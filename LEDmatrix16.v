==> flow/design.v <==
module LEDmatrix16(
                    iClk, 
                    iReset_n,
                    iData,
                    oData,
                    oShiftClk,
                    oStoreClk       );
input               iClk; 
input               iReset_n;
input   [255:0]     iData;
output              oData;
output              oShiftClk;
output              oStoreClk;
reg                 matrix[0:15][0:15];
reg                 oData;
reg                 oShiftClk;
reg                 oStoreClk;
reg     [7:0]       counter_256;
integer i,j;
always@(*) begin
    for(i=0;i<16;i=i+1)
        for(j=0;j<16;j=j+1)
            matrix[i][j] = iData[16*i+j];
    oData = iData[counter_256];
    oShiftClk = iClk;
    oStoreClk = counter_256[2];
end
always@(posedge iClk) begin
    if(!iReset_n) begin
        counter_256 <= 8'd0;
    end
    else begin
        counter_256 <= counter_256 + 8'd1;
    end
end
endmodule
* Step by step through the tools: LEDmatrix16
What the tools print for LEDmatrix16, step after step.
Line numbers count from 1 in the design file above.
Operators: Yosys type, input widths -> output width; for muxes data width and select width s.
Library cell names are shortened.
The mark - stands for no value.
- Top module :: LEDmatrix16
- Clock input :: iClk
- Cell library :: sky130hd
- Corner :: tt_025C_1v80

* Elaborated design
Counts by Yosys on the flattened word-level netlist (proc, flatten, opt, wreduce). Print and check cells are left out. Cells with the same type and inputs are merged into one.
- Bits in registers :: 8
- Memories kept :: 0
- Bits in read-only memories :: 0
- Word width x clocked read ports :: 0
- Input port bits :: 258
- Elaborated cells :: 3
- Memory bits (writable) :: 0
- Output and inout bits :: 3
- Latch bits :: 0
- Reduce/logical cells :: 0
- Bitwise operators :: 0
- Shift operators :: 1
- Mux-type cells :: 0
- Equal/unequal tests :: 0
- Div/mod/pow operators :: 0
- $mul :: 0
- Add/sub/neg operators :: 1
- $lt $le $gt $ge :: 0
** Operators by type and width (number)
- $shiftx 256x8->1 :: 1
- $add 8x1->8 const B :: 1

* Longest topological paths
Depth = most cells in a row (Yosys ltp): at word level without a register or memory, in the mapped netlist without a sequential cell, where the memories' decode and read muxes count.
- Depth in word-level cells :: 1
- ABC_AREA :: 1
- Gate-level depth with buffers :: 16
- Gate-level depth less buffers :: 14

* Synthesis result
Yosys stat after the flow's synthesis: flattened, memories mapped to cells. It holds for the ABC_AREA given above (unset counts as 0); a run with the other value may have another netlist.
Totals and module areas in this step are rounded.
** Cells by type (number)
- nand2_1 :: 273
- nand3_1 :: 93
- nor2_1 :: 121
- inv_1 :: 89
- o21ai_0 :: 40
- dfxtp_1 :: 8
- buf_2 :: 23
- o21ai_1 :: 21
- o211ai_1 :: 13
- a21oi_1 :: 15
- buf_6 :: 6
- buf_4 :: 8
- clkbuf_1 :: 10
- ha_1 :: 1
- nor3_2 :: 1
- xnor2_1 :: 1
- xor2_1 :: 1
- buf_1 :: 2
Not listed: further types 6, cells in them 7.
- Mapped flip-flops :: 8
- Buffers :: 49
- Cell count :: 733
- Synthesis area :: 3281 µm²

Lab notebook: LEDmatrix16

Below are 2 stored runs of the flow (Yosys, OpenROAD; platform sky130hd) on LEDmatrix16, each with its settings and what was measured, unordered. Constraints: input delay and output delay 20% of the set period each, output load 0.01 pF.
"period achieved": clock period set for the run, less the worst setup slack. It is reckoned from that one timing run; input and output delays stay at 20% of the period that was set.
"worst setup path time": the worst setup path's part of the clock period (all of it between registers, 20% less for each end at a port) less its slack. A launch clock that arrives late makes it longer, a capture clock that arrives late makes it shorter.
"total power after layout": no workload was simulated; the value follows from the tool's default switching activity.
Measured values are rounded.

* Entry A
** Files
==> flow/run.sh <==
#!/bin/bash
# the make line also repeats the synthesis and layout settings of config.mk as NAME=value (left out here)
make -C /OpenROAD-flow-scripts/flow DESIGN_CONFIG=/design/flow/config.mk WORK_HOME=/design/flow/orfs CLKGATE_MAP_FILE= finish
==> flow/config.mk <==
export PLATFORM = sky130hd
export DESIGN_NAME = LEDmatrix16
export DESIGN_NICKNAME = LEDmatrix16
export VERILOG_FILES = /design/flow/design.v
export SDC_FILE = /design/flow/constraint.sdc
export NUM_CORES = 4
export LEC_CHECK = 0
export ABC_AREA = 1
export CAP_MARGIN = 20
export CELL_PAD_IN_SITES_GLOBAL_PLACEMENT = 1
export CORE_ASPECT_RATIO = 0.82
export CORE_MARGIN = 10
export CORE_UTILIZATION = 68
export GPL_TIMING_DRIVEN = 0
export MAX_ROUTING_LAYER = met4
export PLACE_DENSITY_LB_ADDON = 0.09
export SETUP_SLACK_MARGIN = 0.3
export SLEW_MARGIN = 20
export TNS_END_PERCENT = 25
==> flow/constraint.sdc <==
create_clock -name core_clock -period 1.58 [get_ports {iClk}]
set_input_delay 0.3160 -clock core_clock [delete_from_list [all_inputs] [get_ports {iClk}]]
set_output_delay 0.3160 -clock core_clock [all_outputs]
set_load 0.01 [all_outputs]
** Results
No final report: placement broke off with FLW-0024.

* Entry B
** Files
==> flow/run.sh <==
#!/bin/bash
# the make line also repeats the synthesis and layout settings of config.mk as NAME=value (left out here)
make -C /OpenROAD-flow-scripts/flow DESIGN_CONFIG=/design/flow/config.mk WORK_HOME=/design/flow/orfs CLKGATE_MAP_FILE= finish
==> flow/config.mk <==
export PLATFORM = sky130hd
export DESIGN_NAME = LEDmatrix16
export DESIGN_NICKNAME = LEDmatrix16
export VERILOG_FILES = /design/flow/design.v
export SDC_FILE = /design/flow/constraint.sdc
export NUM_CORES = 4
export LEC_CHECK = 0
export CAP_MARGIN = 20
export CORE_MARGIN = 2
export CORE_UTILIZATION = 39
export CTS_CLUSTER_DIAMETER = 291
export GPL_ROUTABILITY_DRIVEN = 1
export GPL_TIMING_DRIVEN = 0
export HOLD_SLACK_MARGIN = 0.09
export PLACE_DENSITY_LB_ADDON = 0.13
export SLEW_MARGIN = 20
export TNS_END_PERCENT = 60
==> flow/constraint.sdc <==
create_clock -name core_clock -period 1.89 [get_ports {iClk}]
set_input_delay 0.3780 -clock core_clock [delete_from_list [all_inputs] [get_ports {iClk}]]
set_output_delay 0.3780 -clock core_clock [all_outputs]
set_load 0.01 [all_outputs]
** Results
- Chip area in the Yosys report :: 2490 µm²
- Area of the die :: 7039 µm²
- Standard-cell area of the final layout :: 5470 µm²
- Utilization of the finished layout :: 0.871
- Worst setup slack after layout :: -1.210 ns
- Final setup TNS :: -1.214 ns
- Worst-case hold slack :: 0.540 ns
- Total power after layout :: 1945 µW
- Period achieved :: 3.100 ns
- Worst setup path time :: 2.72 ns
- Kind of the worst setup path :: reg-to-output
