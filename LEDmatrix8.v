==> flow/design.v <==
module LEDmatrix8(reset,clk,mat_flat,row,red);
    input           reset,clk;
    input   [63:0]  mat_flat;
	output  [7:0]   row;
	output  [7:0]   red;
    parameter pixel_0  = 4'b1111;
    parameter pixel_1  = 4'b0111;
    parameter pixel_2  = 4'b1011;
    parameter pixel_3  = 4'b1101;
    parameter pixel_4  = 4'b1110;
    parameter pixel_5  = 4'b0011;
    parameter pixel_6  = 4'b0101;
    parameter pixel_7  = 4'b0110;
    parameter pixel_8  = 4'b0001;
    parameter pixel_9  = 4'b0010;
    parameter pixel_10 = 4'b1000;
    parameter pixel_11 = 4'b0000;
    reg     [3:0]   mat[0:3][0:3];
    integer i,j;
    always@(*) begin
        for(i=0;i<4;i=i+1) 
            for(j=0;j<4;j=j+1)
                mat[i][j][3:0] = mat_flat[16*i+4*j+:4];
    end
    reg     [0:7]   pattern[0:7];
    reg     [23:0]  slow_clk,next_slow_clk;
    reg     [7:0]   row,next_row;
    reg     [2:0]   row_count;
    reg     [7:0]   red,next_red;
    always@(*) begin 
        for(i=0;i<4;i=i+1) 
            for(j=0;j<4;j=j+1) begin
                case(mat[i][j])
                    4'd0 : {pattern[2*i][2*j+:2],pattern[2*i+1][2*j+:2]} = pixel_0 ;
                    4'd1 : {pattern[2*i][2*j+:2],pattern[2*i+1][2*j+:2]} = pixel_1 ;
                    4'd2 : {pattern[2*i][2*j+:2],pattern[2*i+1][2*j+:2]} = pixel_2 ;
                    4'd3 : {pattern[2*i][2*j+:2],pattern[2*i+1][2*j+:2]} = pixel_3 ;
                    4'd4 : {pattern[2*i][2*j+:2],pattern[2*i+1][2*j+:2]} = pixel_4 ;
                    4'd5 : {pattern[2*i][2*j+:2],pattern[2*i+1][2*j+:2]} = pixel_5 ;
                    4'd6 : {pattern[2*i][2*j+:2],pattern[2*i+1][2*j+:2]} = pixel_6 ;
                    4'd7 : {pattern[2*i][2*j+:2],pattern[2*i+1][2*j+:2]} = pixel_7 ;
                    4'd8 : {pattern[2*i][2*j+:2],pattern[2*i+1][2*j+:2]} = pixel_8 ;
                    4'd9 : {pattern[2*i][2*j+:2],pattern[2*i+1][2*j+:2]} = pixel_9 ;
                    4'd10: {pattern[2*i][2*j+:2],pattern[2*i+1][2*j+:2]} = pixel_10;
                    4'd11: {pattern[2*i][2*j+:2],pattern[2*i+1][2*j+:2]} = pixel_11;
                    default:{pattern[2*i][2*j+:2],pattern[2*i+1][2*j+:2]}= 4'b1111; 
                 endcase
            end
    end
    always@(*) begin
        next_row = {row[6:0],row[7]}; 
        next_slow_clk = slow_clk +1;
        next_red = pattern[row_count];
    end
    always@(negedge reset or posedge clk) begin
        if(!reset) begin
            slow_clk <= 0;
            row_count <= 3'd0;
            row <= 8'd1;
            red <= 8'd255;
        end
        else begin
            slow_clk <= next_slow_clk;
            if(next_slow_clk[17]^slow_clk[17]) begin
                row_count <= row_count +3'd1;
                row <= next_row;
            end
            red <= next_red;
        end    
    end
endmodule
* Tool chain data of LEDmatrix8
The steps from the RTL of LEDmatrix8 to its reports follow in flow order.
Line numbers count from 1 in the design file above.
Operators: Yosys type, input widths -> output width; for muxes data width and select width s.
Cell names lack the library's common part.
A cell with n/a has no value.
- Top module :: LEDmatrix8
- Clock port :: clk
- Cell library :: sky130hd
- Library corner :: tt_025C_1v80

* Elaborated design
Counts by Yosys on the flattened word-level netlist (proc, flatten, opt, wreduce). Print and check cells are left out. Cells with the same type and inputs are merged into one.
- Input bits :: 66
- Register bits :: 43
- Word-level cells :: 320
- Output and inout port bits :: 16
- Reductions and logical operators :: 97
- $add $sub $neg :: 2
- Bitwise logic cells :: 1
- Equal/unequal tests :: 183
- Multiplexer cells :: 33
** Operators by type and width (number)
- $eq 4x3->1 const B :: 64
- $eq 4x4->1 const B :: 64
- $pmux 2 s3 :: 32
- $reduce_or 3->1 :: 48
- $eq 4x2->1 const B :: 32
- $reduce_or 2->1 :: 32
- $eq 4x1->1 const B :: 16
- $reduce_or 4->1 :: 16
- $pmux 8 s8 :: 1
- $add 24x1->24 const B :: 1
- $eq 3x3->1 const B :: 4
- $eq 3x2->1 const B :: 2
- $add 3x1->3 const B :: 1
- $eq 3x1->1 const B :: 1
- $logic_not 3->1 :: 1
- $xor 1x1->1 :: 1

* Depth
Yosys ltp: most cells in a row. Word level: on the elaborated netlist, between registers, memories and ports. Mapped: between sequential cells and ports; inverters and the memories' decode and read muxes count.
- Depth in word-level cells :: 4
- ABC_AREA :: 0
- Mapped depth :: 9

* After synthesis
Source: synth_stat.txt of the flow (Yosys; design flattened, memories mapped). It holds for the ABC_AREA given above (unset counts as 0); a run with the other value may have another netlist.
** Cell types
- dfrtp_1 :: number 27, total area 675.648 um^2
- dfstp_2 :: number 9, total area 236.477 um^2
- nor2_1 :: number 51, total area 191.434 um^2
- a21oi_1 :: number 35, total area 175.168 um^2
- xnor2_1 :: number 19, total area 166.41 um^2
- o21ai_0 :: number 31, total area 155.149 um^2
- nand2_1 :: number 39, total area 146.39 um^2
- nor2b_1 :: number 21, total area 131.376 um^2
- nand2b_1 :: number 20, total area 125.12 um^2
- a211oi_1 :: number 13, total area 97.594 um^2
- inv_1 :: number 24, total area 90.086 um^2
- ha_1 :: number 7, total area 87.584 um^2
- a31oi_1 :: number 12, total area 75.072 um^2
- mux2_4 :: number 5, total area 75.072 um^2
- o211ai_1 :: number 10, total area 75.072 um^2
- nand3_1 :: number 13, total area 65.062 um^2
- o221ai_1 :: number 7, total area 61.309 um^2
- mux2i_1 :: number 5, total area 50.048 um^2
Not listed: further types 36, cells in them 101.
- Sequential area :: 912.1 um^2
- Mapped flip-flops :: 36
- Mapped area :: 3397.0 um^2
- Standard cells after synthesis :: 449

* Worst setup path after synthesis
OpenSTA on the mapped netlist: ideal clock, no wires. The path of least setup slack (recovery checks aside). Input and output delay are each 20% of the period. Register names are those of the netlist, which keeps one name where synthesis merged equal registers.
- Kind :: reg2reg
- Start point :: register row_count[2]
- End point :: register red[3]
- Stages on the path :: 10
- Data arrival time :: 1885 ps
- Period :: 1880 ps
- Library setup time :: 87 ps
- Buffers on the path :: 3
- Delay of the path :: 1972 ps
- Slack :: -92 ps
- Synthesis period reached :: 1972 ps
"delay of the path" = arrival - input delay + setup time.
"stages on the path": output pins that drive a net of the path, with the launching flip-flop's if there is one; two outputs of one cell count as two.
"synthesis period reached" is the clock period less the worst setup slack; recovery checks do not enter. This is arithmetic on one report: input and output delays are still those of the set period (20% each).
Between the ends stands the longest chain of elaborated cells between them, by number of cells; it is not shown to be the way that was timed. Of several equally long chains one is given.
A line is the first line of the expression or statement that the cell stems from. Yosys adds cells for indexed reads and writes and turns some case tables into memories.
- Cells stage by stage :: dfrtp_1 buf_2 inv_1 ha_1 clkbuf_1 nor4_1 nand2_1 buf_1 a211oi_1 a21oi_1
- Cells in the longest elaborated chain :: 2
- Elaborated cells between the ends (all ways) :: 9
- Classes of those cells :: eq/ne (7); mux (1); reduce/logical (1)
** Ends and longest elaborated chain, after synthesis
- from (decl) :: RTL line 28 : reg     [2:0]   row_count;
- from (assign) :: RTL line 58 : row_count <= 3'd0;
- from (assign) :: RTL line 65 : row_count <= row_count +3'd1;
- $eq 3x3->1 :: RTL line 53 : next_red = pattern[row_count];
- $pmux 8 s8 :: RTL line 53
- to (assign) :: RTL line 60 : red <= 8'd255;
- to (assign) :: RTL line 68 : red <= next_red;
- to (decl) :: RTL line 5 : output [7:0] red;

==> results <==
Design LEDmatrix8 on sky130hd. What follows are 2 stored runs of the flow, each under its own settings; their order means nothing. The constraints put input and output delay at 20% of the set period each and load the outputs with 0.01 pF.

** Job 1
- Settings :: period_ns=3.61; CORE_UTILIZATION=50; PLACE_DENSITY_LB_ADDON=0.19; CELL_PAD_IN_SITES_GLOBAL_PLACEMENT=3; CELL_PAD_IN_SITES_DETAIL_PLACEMENT=0; TNS_END_PERCENT=45; ABC_AREA=0; MIN_ROUTING_LAYER=met1; MAX_ROUTING_LAYER=met5; CAP_MARGIN=20; CORE_MARGIN=2; SLEW_MARGIN=20
- Outcome :: stopped before the end: placement reported FLW-0024

** Job 2
- Settings :: period_ns=2.48; CORE_UTILIZATION=33; PLACE_DENSITY_LB_ADDON=0.2; CELL_PAD_IN_SITES_GLOBAL_PLACEMENT=3; TNS_END_PERCENT=90; ABC_AREA=1; GPL_TIMING_DRIVEN=0; CTS_CLUSTER_SIZE=53; SLEW_MARGIN=0; MAX_ROUTING_LAYER=met4; CAP_MARGIN=20; CORE_MARGIN=2
- Outcome :: stopped before the end: placement reported FLW-0024
